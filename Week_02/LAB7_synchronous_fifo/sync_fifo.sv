==> flow/design.v <==
interface axi4_lite_if;
    logic [31:0] awaddr;
    logic        awvalid;
    logic        awready;
    logic [31:0] wdata;
    logic [3:0]  wstrb;
    logic        wvalid;
    logic        wready;
    logic [1:0]  bresp;
    logic        bvalid;
    logic        bready;
    logic [31:0] araddr;
    logic        arvalid;
    logic        arready;
    logic [31:0] rdata;
    logic [1:0]  rresp;
    logic        rvalid;
    logic        rready;
    modport master (
        output awaddr, awvalid, wdata, wstrb, wvalid, bready,
               araddr, arvalid, rready,
        input  awready, wready, bresp, bvalid, arready, rdata, rresp, rvalid
    );
    modport slave (
        input  awaddr, awvalid, wdata, wstrb, wvalid, bready,
               araddr, arvalid, rready,
        output awready, wready, bresp, bvalid, arready, rdata, rresp, rvalid
    );
endinterface
module sync_fifo #(
    parameter int DATA_WIDTH = 8,
    parameter int FIFO_DEPTH = 16,
    parameter int ALMOST_FULL_THRESH = 14,
    parameter int ALMOST_EMPTY_THRESH = 2
)(
    input  logic                    clk,
    input  logic                    rst_n,
    input  logic                    wr_en,
    input  logic [DATA_WIDTH-1:0]   wr_data,
    input  logic                    rd_en,
    output logic [DATA_WIDTH-1:0]   rd_data,
    output logic                    full,
    output logic                    empty,
    output logic                    almost_full,
    output logic                    almost_empty,
    output logic [$clog2(FIFO_DEPTH):0] count
);
    logic [$clog2(FIFO_DEPTH)-1 : 0] wr_ptr , rd_ptr;
    logic [DATA_WIDTH-1 : 0] fifo [0 : FIFO_DEPTH-1];
    always_ff @(posedge clk or negedge rst_n) begin    
        if (!rst_n) begin
            wr_ptr <= 0;
        end 
        else begin
            if (wr_en && !full) begin 
                fifo[wr_ptr] <=  wr_data;
                wr_ptr <= wr_ptr + 1;
                end            
            end
        end
    always_ff @(posedge clk or negedge rst_n) begin
        if (!rst_n) begin
            rd_ptr <= 0; 
        end 
        else begin 
            if (rd_en && !empty) begin
                rd_data <= fifo[rd_ptr];
                rd_ptr <= rd_ptr + 1;
            end
        end
    end
    always_ff @(posedge clk or negedge rst_n) begin
        if (!rst_n)
            count <= 0;
        else begin
            case ({wr_en && !full, rd_en && !empty})
                2'b10: count <= count + 1;  
                2'b01: count <= count - 1;  
                default: count <= count;    
            endcase
        end
    end
    assign full = (count == FIFO_DEPTH - 1) ? 1'b1 : 1'b0;
    assign empty = (count == 0 ) ? 1'b1 : 1'b0;
    assign almost_full = (count == ALMOST_FULL_THRESH) ? 1'b1 : 1'b0;
    assign almost_empty = (count == ALMOST_EMPTY_THRESH) ? 1'b1 : 1'b0;
endmodule
From RTL to reports: sync_fifo. The steps from the RTL of sync_fifo to its reports follow in flow order. Line numbers count from 1 in the design file above. The mark n/a stands for no value.

Top: sync_fifo. Clock port: clk. Cell library: sky130hd. Corner: tt_025C_1v80.

Elaborated design. Yosys after proc, flatten, opt, wreduce and memory -nomap, before mapping. Print and check cells are not counted. Equal cells are merged and count once.

The entry for add/sub/neg operators reads 4. For mux-type cells the number is 6. Eq/ne operators: 35. Under reductions and logical operators stands 25.

Operators with widths (number): parallel mux 8 bit (select 16 bit) (1); == test 4 bit with constant B (16); AND reduction 3 bit (16); == test 4 x 3 -> 1 bit with constant B (8); == test 4 x 2 -> 1 bit with constant B (4); == test 5 x 4 -> 1 bit with constant B (2); parallel mux 5 bit (select 2 bit) (1); adder 4 x 1 -> 4 bit with constant B (2); == test 4 x 1 -> 1 bit with constant B (2); logical NOT 4 bit (2); adder 5 x 1 -> 5 bit with constant B (1); subtractor 5 x 1 -> 5 bit with constant B (1); == test 5 x 2 -> 1 bit with constant B (1); logical NOT 5 bit (1); two-way mux 1 bit (4); logical AND 1 bit (2); logical NOT 1 bit (2); == test 2 x 1 -> 1 bit with constant B (1); == test 2 bit with constant B (1); AND reduction 2 bit (1); nonzero test 2 bit (1).

For input bits the number is 12. The figure for bits in registers is 149. For output and inout bits the number is 17.

Longest topological paths. Longest topological path by Yosys (ltp), each cell counted once; first at word level (registers and memories cut), then after technology mapping (sequential cells cut; the memories' decode and read muxes count).

For word-level depth the number is 6. The entry for ABC_AREA reads 0. For gate-level depth with buffers the number is 13. The entry for mapped depth without buffers reads 12.

Synthesis result. Yosys stat after the flow's synthesis: flattened, memories mapped to cells. It holds for the ABC_AREA given above (unset counts as 0); a run with the other value may have another netlist.

Area of sequential cells: 0.0044092 mm2. Cell count: 404. The entry for chip area (Yosys) reads 0.006047 mm2. For buffer cells the number is 23. Under mapped flip-flops stands 149.

Cells by type: sky130_fd_sc_hd__edfxtp_1 (number 136, area in all 4.08E+03 um2); sky130_fd_sc_hd__dfrtp_1 (number 13, area in all 325.312 um2); sky130_fd_sc_hd__a22oi_1 (number 29, area in all 217.709 um2); sky130_fd_sc_hd__a21oi_1 (number 33, area in all 165.158 um2); sky130_fd_sc_hd__ha_1 (number 12, area in all 150.144 um2); sky130_fd_sc_hd__nor2_1 (number 27, area in all 101.347 um2); sky130_fd_sc_hd__nand2_1 (number 26, area in all 97.594 um2); sky130_fd_sc_hd__mux2i_1 (number 8, area in all 80.077 um2); sky130_fd_sc_hd__o21ai_0 (number 16, area in all 80.077 um2); sky130_fd_sc_hd__a221oi_1 (number 8, area in all 70.067 um2); sky130_fd_sc_hd__a22o_1 (number 8, area in all 70.067 um2); sky130_fd_sc_hd__xnor2_1 (number 8, area in all 70.067 um2); sky130_fd_sc_hd__buf_2 (number 9, area in all 45.043 um2); sky130_fd_sc_hd__a31oi_1 (number 6, area in all 37.536 um2); sky130_fd_sc_hd__buf_6 (number 3, area in all 33.782 um2); sky130_fd_sc_hd__nor2b_1 (number 5, area in all 31.28 um2); sky130_fd_sc_hd__inv_1 (number 8, area in all 30.029 um2); sky130_fd_sc_hd__nor3_1 (number 6, area in all 30.029 um2).

Not listed: further types 25, cells in them 43.

Path before layout. Source: OpenSTA report_checks on the synthesized netlist (no wires, ideal clock, input and output delay 20% of the period each), path of least setup slack; recovery checks are left aside. Register names are those of the netlist, which keeps one name where synthesis merged equal registers.

Path type: reg-to-reg. Start point: reg count[1]. End point: reg count[4]. For path delay the number is 2.853 ns. Under path buffers stands 1. The figure for library setup time is 0.128 ns. The figure for stages is 14. Data required time: 2.922 ns. The entry for path slack reads 0.197 ns. Data arrival time: 2.725 ns. For clock period the number is 3.05 ns. Under synthesis period reached stands 2.853 ns.

"path delay" is the arrival time less input delay plus setup time. "stages" counts driving pins, that of a launching flip-flop among them; a cell with two outputs on the path counts twice. "synthesis period reached" = period - worst setup slack (recovery checks aside). The figure is calculated, with input and output delays left at 20% of the set period. Between the ends stands the longest chain of elaborated cells between them, by number of cells; it is not shown to be the way that was timed. Of several equally long chains one is given. A line is the first line of the expression or statement that the cell stems from. Yosys adds cells for indexed reads and writes and turns some case tables into memories. At most two assigning lines are given for a register; there are more.

Cell sequence: sky130_fd_sc_hd__dfrtp_1 -> sky130_fd_sc_hd__inv_1 -> sky130_fd_sc_hd__nor4_2 -> sky130_fd_sc_hd__nor2b_1 -> sky130_fd_sc_hd__buf_6 -> sky130_fd_sc_hd__inv_1 -> sky130_fd_sc_hd__ha_1 -> sky130_fd_sc_hd__inv_1 -> sky130_fd_sc_hd__fa_1 -> sky130_fd_sc_hd__nor2b_1 -> sky130_fd_sc_hd__o21ai_0 -> sky130_fd_sc_hd__nand3_1 -> sky130_fd_sc_hd__or3b_1 -> sky130_fd_sc_hd__xnor2_1. The figure for cells in the longest elaborated chain is 6.

Ends and longest elaborated chain, after synthesis: start: declaration (line 46) `output logic [$clog2(FIFO_DEPTH):0] count`; start: assignment (line 77) `2'b10: count <= count + 1;`; start: assignment (line 78) `2'b01: count <= count - 1;`; == test 5 x 4 -> 1 bit (line 83) `assign full = (count == FIFO_DEPTH - 1) ? 1'b1 : 1'b0;`; two-way mux 1 bit (line 83); logical NOT 1 bit (line 76) `case ({wr_en && !full, rd_en && !empty})`; logical AND 1 bit (line 76); == test 2 x 1 -> 1 bit (line 76); parallel mux 5 bit (select 2 bit) (line 76); end: assignment (line 77); end: assignment (line 78); end: declaration (line 46).

Worst path after layout. From the final timing report of job 1: the path of least setup slack in the routed layout; clock arrival at registers is part of the times.

Path type: reg-to-reg. Start point: reg count[1]. End point: reg count[4]. Data arrival time: 3.31 ns. The figure for stages is 14. The entry for path slack reads 0.61 ns. The figure for library setup time is 0.12 ns. For clock period the number is 3.61 ns. Data required time: 3.91 ns. Under path buffers stands 1.

Between the ends stands the longest chain of elaborated cells between them, by number of cells; it is not shown to be the way that was timed. Of several equally long chains one is given. At most two assigning lines are given for a register; there are more.

Cell sequence: sky130_fd_sc_hd__dfrtp_1 -> sky130_fd_sc_hd__inv_1 -> sky130_fd_sc_hd__nor4_2 -> sky130_fd_sc_hd__nor2b_1 -> sky130_fd_sc_hd__buf_6 -> sky130_fd_sc_hd__inv_1 -> sky130_fd_sc_hd__ha_1 -> sky130_fd_sc_hd__inv_1 -> sky130_fd_sc_hd__fa_1 -> sky130_fd_sc_hd__nor2b_1 -> sky130_fd_sc_hd__o21ai_0 -> sky130_fd_sc_hd__nand3_1 -> sky130_fd_sc_hd__or3b_1 -> sky130_fd_sc_hd__xnor2_1. The figure for cells in the longest elaborated chain is 6.

Ends and longest elaborated chain, post-layout: start: declaration (line 46) `output logic [$clog2(FIFO_DEPTH):0] count`; start: assignment (line 77) `2'b10: count <= count + 1;`; start: assignment (line 78) `2'b01: count <= count - 1;`; logical NOT 5 bit (line 84) `assign empty = (count == 0 ) ? 1'b1 : 1'b0;`; two-way mux 1 bit (line 84); logical NOT 1 bit (line 76) `case ({wr_en && !full, rd_en && !empty})`; logical AND 1 bit (line 76); == test 2 x 1 -> 1 bit (line 76); parallel mux 5 bit (select 2 bit) (line 76); end: assignment (line 77); end: assignment (line 78); end: declaration (line 46).

Design sync_fifo on sky130hd. What follows are 2 stored runs of the flow, each under its own settings; their order means nothing. The constraints put input and output delay at 20% of the set period each and load the outputs with 0.01 pF. "reached clock period" = clock period - worst setup slack. The figure is calculated, with input and output delays left at 20% of the set period. "allowed time less slack (worst setup path)": the worst setup path's part of the clock period (all of it between registers, 20% less for each end at a port) less its slack. A launch clock that arrives late makes it longer, a capture clock that arrives late makes it shorter. "total power of the final layout": no workload was simulated; the value follows from the tool's default switching activity.

Files of job 1:
==> flow/run.sh <==
#!/bin/bash
# the make line also repeats the synthesis and layout settings of config.mk as NAME=value (left out here)
make -C /OpenROAD-flow-scripts/flow DESIGN_CONFIG=/design/flow/config.mk WORK_HOME=/design/flow/orfs CLKGATE_MAP_FILE= finish
==> flow/config.mk <==
export PLATFORM = sky130hd
export DESIGN_NAME = sync_fifo
export DESIGN_NICKNAME = sync_fifo
export VERILOG_FILES = /design/flow/design.v
export SDC_FILE = /design/flow/constraint.sdc
export NUM_CORES = 4
export LEC_CHECK = 0
export CAP_MARGIN = 20
export CELL_PAD_IN_SITES_DETAIL_PLACEMENT = 0
export CORE_MARGIN = 2
export CORE_UTILIZATION = 26
export CTS_CLUSTER_DIAMETER = 78
export CTS_CLUSTER_SIZE = 71
export GPL_TIMING_DRIVEN = 0
export MIN_ROUTING_LAYER = met1
export PLACE_DENSITY_LB_ADDON = 0.12
export SETUP_SLACK_MARGIN = 0.39
export SLEW_MARGIN = 35
==> flow/constraint.sdc <==
create_clock -name core_clock -period 3.61 [get_ports {clk}]
set_input_delay 0.7220 -clock core_clock [delete_from_list [all_inputs] [get_ports {clk}]]
set_output_delay 0.7220 -clock core_clock [all_outputs]
set_load 0.01 [all_outputs]

Results of job 1. The std-cell area (final layout) stands at 0.0072657 mm2. The allowed time less slack (worst setup path) is 3.00 ns. Worst setup path type: reg-to-reg. The total power of the final layout is 5768 uW. The die footprint stands at 0.0244938 mm2. For the utilization the run shows 32.0%. The Yosys chip area after synthesis comes to 0.006047 mm2. The smallest setup slack stands at 0.606 ns. The reached clock period stands at 3.004 ns. For the total negative slack on setup checks the run shows 0.000 ns.

Files of job 2:
==> flow/run.sh <==
#!/bin/bash
# the make line also repeats the synthesis and layout settings of config.mk as NAME=value (left out here)
make -C /OpenROAD-flow-scripts/flow DESIGN_CONFIG=/design/flow/config.mk WORK_HOME=/design/flow/orfs CLKGATE_MAP_FILE= finish
==> flow/config.mk <==
export PLATFORM = sky130hd
export DESIGN_NAME = sync_fifo
export DESIGN_NICKNAME = sync_fifo
export VERILOG_FILES = /design/flow/design.v
export SDC_FILE = /design/flow/constraint.sdc
export NUM_CORES = 4
export LEC_CHECK = 0
export ABC_AREA = 0
export CAP_MARGIN = 20
export CELL_PAD_IN_SITES_GLOBAL_PLACEMENT = 1
export CORE_MARGIN = 7
export CORE_UTILIZATION = 20
export CTS_CLUSTER_DIAMETER = 226
export CTS_CLUSTER_SIZE = 83
export MIN_ROUTING_LAYER = met1
export PLACE_DENSITY_LB_ADDON = 0.24
export SLEW_MARGIN = 20
export TNS_END_PERCENT = 25
==> flow/constraint.sdc <==
create_clock -name core_clock -period 2.18 [get_ports {clk}]
set_input_delay 0.4360 -clock core_clock [delete_from_list [all_inputs] [get_ports {clk}]]
set_output_delay 0.4360 -clock core_clock [all_outputs]
set_load 0.01 [all_outputs]

Results of job 2. The std-cell area (final layout) stands at 0.0079714 mm2. The allowed time less slack (worst setup path) is 2.43 ns. Worst setup path type: reg-to-reg. The total power of the final layout is 10513 uW. The die footprint stands at 0.0352989 mm2. For the utilization the run shows 26.8%. The Yosys chip area after synthesis comes to 0.006047 mm2. The smallest setup slack stands at -0.246 ns. The reached clock period stands at 2.426 ns. For the total negative slack on setup checks the run shows -0.246 ns.
